==> flow/design.v <==
`timescale 1ns/100ps 
module ScanReg (
	input d,
	input sin,
	output q,
	input sen,
	input clk,
	input clr,
	input ce
	);
	reg q_REG;
	always @(posedge clk)
		if (clr == 1'b1)
			q_REG <= 1'd0;
		else if (ce == 1'b1 && sen == 1'b0)
			q_REG <= d;
		else if (ce == 1'b1 && sen == 1'b1)
			q_REG <= sin;
		else
			q_REG <= q_REG;
	assign q = q_REG;
endmodule
module ScanReg8 (
	input [7:0] d,
	output[7:0] q,
	input sin,
	output sout,
	input sen,
	input clk,
	input clr,
	input ce
    );
	reg [7:0] q_REG;
	always @(posedge clk) 
		if (clr == 1'b1)
			q_REG <= 8'd0;
		else if (ce == 1'b1 && sen == 1'b0)
			q_REG <= d;
		else if (ce == 1'b1 && sen == 1'b1)
			q_REG <= {sin,q_REG[7:1]};
		else
			q_REG <= q_REG;
	assign q = q_REG;
	assign sout = q_REG[0];
endmodule
module ScanReg32 (
	input [31:0] d,
	output[31:0] q,
	input sin,
	output sout,
	input sen,
	input clk,
	input clr,
	input ce
    );
	reg [31:0] q_REG;
	always @(posedge clk) 
		if (clr == 1'b1)
			q_REG <= 32'd0;
		else if (ce == 1'b1 && sen == 1'b0)
			q_REG <= d;
		else if (ce == 1'b1 && sen == 1'b1)
			q_REG <= {sin,q_REG[31:1]};
		else
			q_REG <= q_REG;
	assign q = q_REG;
	assign sout = q_REG[0];
endmodule
module ScanReg40 (
	input [39:0] d,
	output[39:0] q,
	input sin,
	output sout,
	input sen,
	input clk,
	input clr,
	input ce
    );
	reg [39:0] q_REG;
	always @(posedge clk) 
		if (clr == 1'b1)
			q_REG <= 40'd0;
		else if (ce == 1'b1 && sen == 1'b0)
			q_REG <= d;
		else if (ce == 1'b1 && sen == 1'b1)
			q_REG <= {sin,q_REG[39:1]};
		else
			q_REG <= q_REG;
	assign q = q_REG;
	assign sout = q_REG[0];
endmodule
# From RTL to reports: ScanReg40
# What the tools print for ScanReg40, step after step.
# Lines are those of the file above, counted from 1.
# Operators carry their Yosys type and port widths (W data, S select, Z words).
# Not given: --
# setup
top_module,ScanReg40
clock,clk
cell_library,sky130hd
corner,tt_025C_1v80

# Word-level counts
# Yosys after proc, flatten, opt, wreduce and memory -nomap, before mapping. Memory bits, and registers merged into a memory's read port (data or address), are not among the register bits. Print and check cells are not counted. Equal cells are merged and count once.
# word_totals
register_bits,40
inputBits,45
out_inout_bits,41
wordCells,7
# op_classes
mux,2
bitwise,1
reduce_and_logical,3
# op_table
cell,n
$mux W40,2
$logic_and A1 B1 Y1,2
$reduce_bool A2 Y1,1
$not A1 Y1,1

# Longest topological paths
# Longest topological path by Yosys (ltp), each cell counted once; first at word level (registers and memories cut), then after technology mapping (sequential cells cut; the memories' decode and read muxes count).
# logic_depth
ltp_word,3
abc_area,0
ltp_mapped,4
mapped_depth_nobuf,2

# Mapped cells and area
# Source: synth_stat.txt of the flow (Yosys; design flattened, memories mapped). It holds for the ABC_AREA given above (unset counts as 0); a run with the other value may have another netlist.
# Totals and module areas in this step are rounded.
# mapped
cells,179
yosys_area_mm2,0.001805
seqArea_mm2,0.0008008
flip_flops,40
buf_cells,19
# types
type,n,area_total_um2
sky130_fd_sc_hd__dfxtp_1,40,800.768
sky130_fd_sc_hd__mux2i_1,40,400.384
sky130_fd_sc_hd__a211oi_1,40,300.288
sky130_fd_sc_hd__nor2_1,40,150.144
sky130_fd_sc_hd__buf_12,4,80.077
sky130_fd_sc_hd__clkbuf_1,8,30.029
sky130_fd_sc_hd__buf_2,5,25.024
sky130_fd_sc_hd__buf_6,1,11.261
sky130_fd_sc_hd__buf_4,1,7.507

# Timing after synthesis
# Source: OpenSTA report_checks on the synthesized netlist (no wires, ideal clock, input and output delay 20% of the period each), path of least setup slack; recovery checks are left aside. Register names are those of the netlist, which keeps one name where synthesis merged equal registers.
# synth_timing
kind,input to register
from,in sen
to,reg q_REG[0]
clock_period_ps,1100
in_delay_ps,220
setup_time_ps,86
t_first_pin_ps,220
t_arrival_ps,788
required_ps,1014
slack_ps,226
path_delay_ps,654
path_stages,4
n_path_buf,2
period_less_setup_slack_ps,874
# "path_delay_ps" = arrival - input delay + setup time.
# "path_stages" counts driving pins, that of a launching flip-flop among them; a cell with two outputs on the path counts twice.
# "period_less_setup_slack_ps" is the clock period less the worst setup slack; recovery checks do not enter. This is arithmetic on one report: input and output delays are still those of the set period (20% each).
# Between the ends stands the longest chain of elaborated cells between them, by number of cells; it is not shown to be the way that was timed. Of several equally long chains one is given.
# A line is the first line of the expression or statement that the cell stems from. Yosys adds cells for indexed reads and writes and turns some case tables into memories.
# At most two assigning lines are given for a register; there are more.
# synth_via
cell_sequence,sky130_fd_sc_hd__buf_6 -> sky130_fd_sc_hd__buf_12 -> sky130_fd_sc_hd__mux2i_1 -> sky130_fd_sc_hd__a211oi_1
elab_chain_len,3
cone_cells,6
cone_lines,2
classes_between,mux: 2; logic: 1; reduce/logical: 3
# synth_lines
element,line_no,text
from (decl),74,"input sen,"
$logic_and A1 B1 Y1,85,else if (ce == 1'b1 && sen == 1'b1)
$mux W40,85,
$mux W40,83,else if (ce == 1'b1 && sen == 1'b0)
to (assign),84,q_REG <= d;
to (assign),86,"q_REG <= {sin,q_REG[39:1]};"
to (decl),79,reg [39:0] q_REG;

# Worst path after layout
# Path of least setup slack in the final report of run 1 (OpenROAD, finished layout, wires in). Where an end is a register, its clock arrival counts in the times.
# The report prints the path's times to 10 ps; the period is as set.
# layout_timing
kind,register to output
from,reg q_REG[18]
to,out q[18]
clock_period_ps,1130
output_delay_ps,230
t_first_pin_ps,280
t_arrival_ps,860
required_ps,900
slack_ps,40
path_stages,2
n_path_buf,1
# At most two assigning lines are given for a register; there are more.
# layout_via
cell_sequence,sky130_fd_sc_hd__dfxtp_1 -> sky130_fd_sc_hd__clkdlybuf4s15_2
elab_chain_len,0
cone_cells,0
cone_lines,0
# layout_lines
element,line_no,text
from (decl),79,reg [39:0] q_REG;
from (assign),84,q_REG <= d;
from (assign),86,"q_REG <= {sin,q_REG[39:1]};"
to (decl),71,"output[39:0] q,"

# Top module ScanReg40; platform sky130hd; tools Yosys and OpenROAD; 2 stored runs in no particular order. Input and output delays are each 20% of the period that was set; the output load is 0.01 pF.
# "timing.achieved_period_ps" is the run's clock period less its worst setup slack. It is reckoned from that one timing run; input and output delays stay at 20% of the period that was set.
# "worst_setup_path_time_ps" = time allowed to the worst setup path (clock period - input delay - output delay, where it has them) - its slack; a late launch clock adds to it, a late capture clock takes from it.
# "totalPower_uw": no workload was simulated; the value follows from the tool's default switching activity.
# "worst_setup_path_time_ps" is known to 10 ps.
# Measured values are rounded.
# A setting shown as - is not set for that run.
item,run 1,run 2
period_ns,1.13,0.782
CORE_UTILIZATION,43,40
SETUP_SLACK_MARGIN,0.1,-
PLACE_DENSITY_LB_ADDON,0.04,-
CORE_MARGIN,3,3
TNS_END_PERCENT,10,20
ABC_AREA,0,-
GPL_TIMING_DRIVEN,1,0
GPL_ROUTABILITY_DRIVEN,1,-
CTS_CLUSTER_DIAMETER,376,309
CAP_MARGIN,35,20
MIN_ROUTING_LAYER,met1,met1
MAX_ROUTING_LAYER,met5,-
SLEW_MARGIN,20,20
PLACE_DENSITY,-,0.43
CELL_PAD_IN_SITES_DETAIL_PLACEMENT,-,0
layout_utilization_pct,78.6,76.1
hold_ws_ps,377,317
totalPower_uw,3417,5175
timing.achieved_period_ps,1086,990
synth_chip_area_mm2,0.001805,0.001805
worst_setup_path_time_ps,860,830
timing.worst_path_kind,register to output,register to output
total_die_area_mm2,0.005013,0.005356
final_stdcell_area_mm2,0.00303,0.003174
ws_setup_ps,44,-208
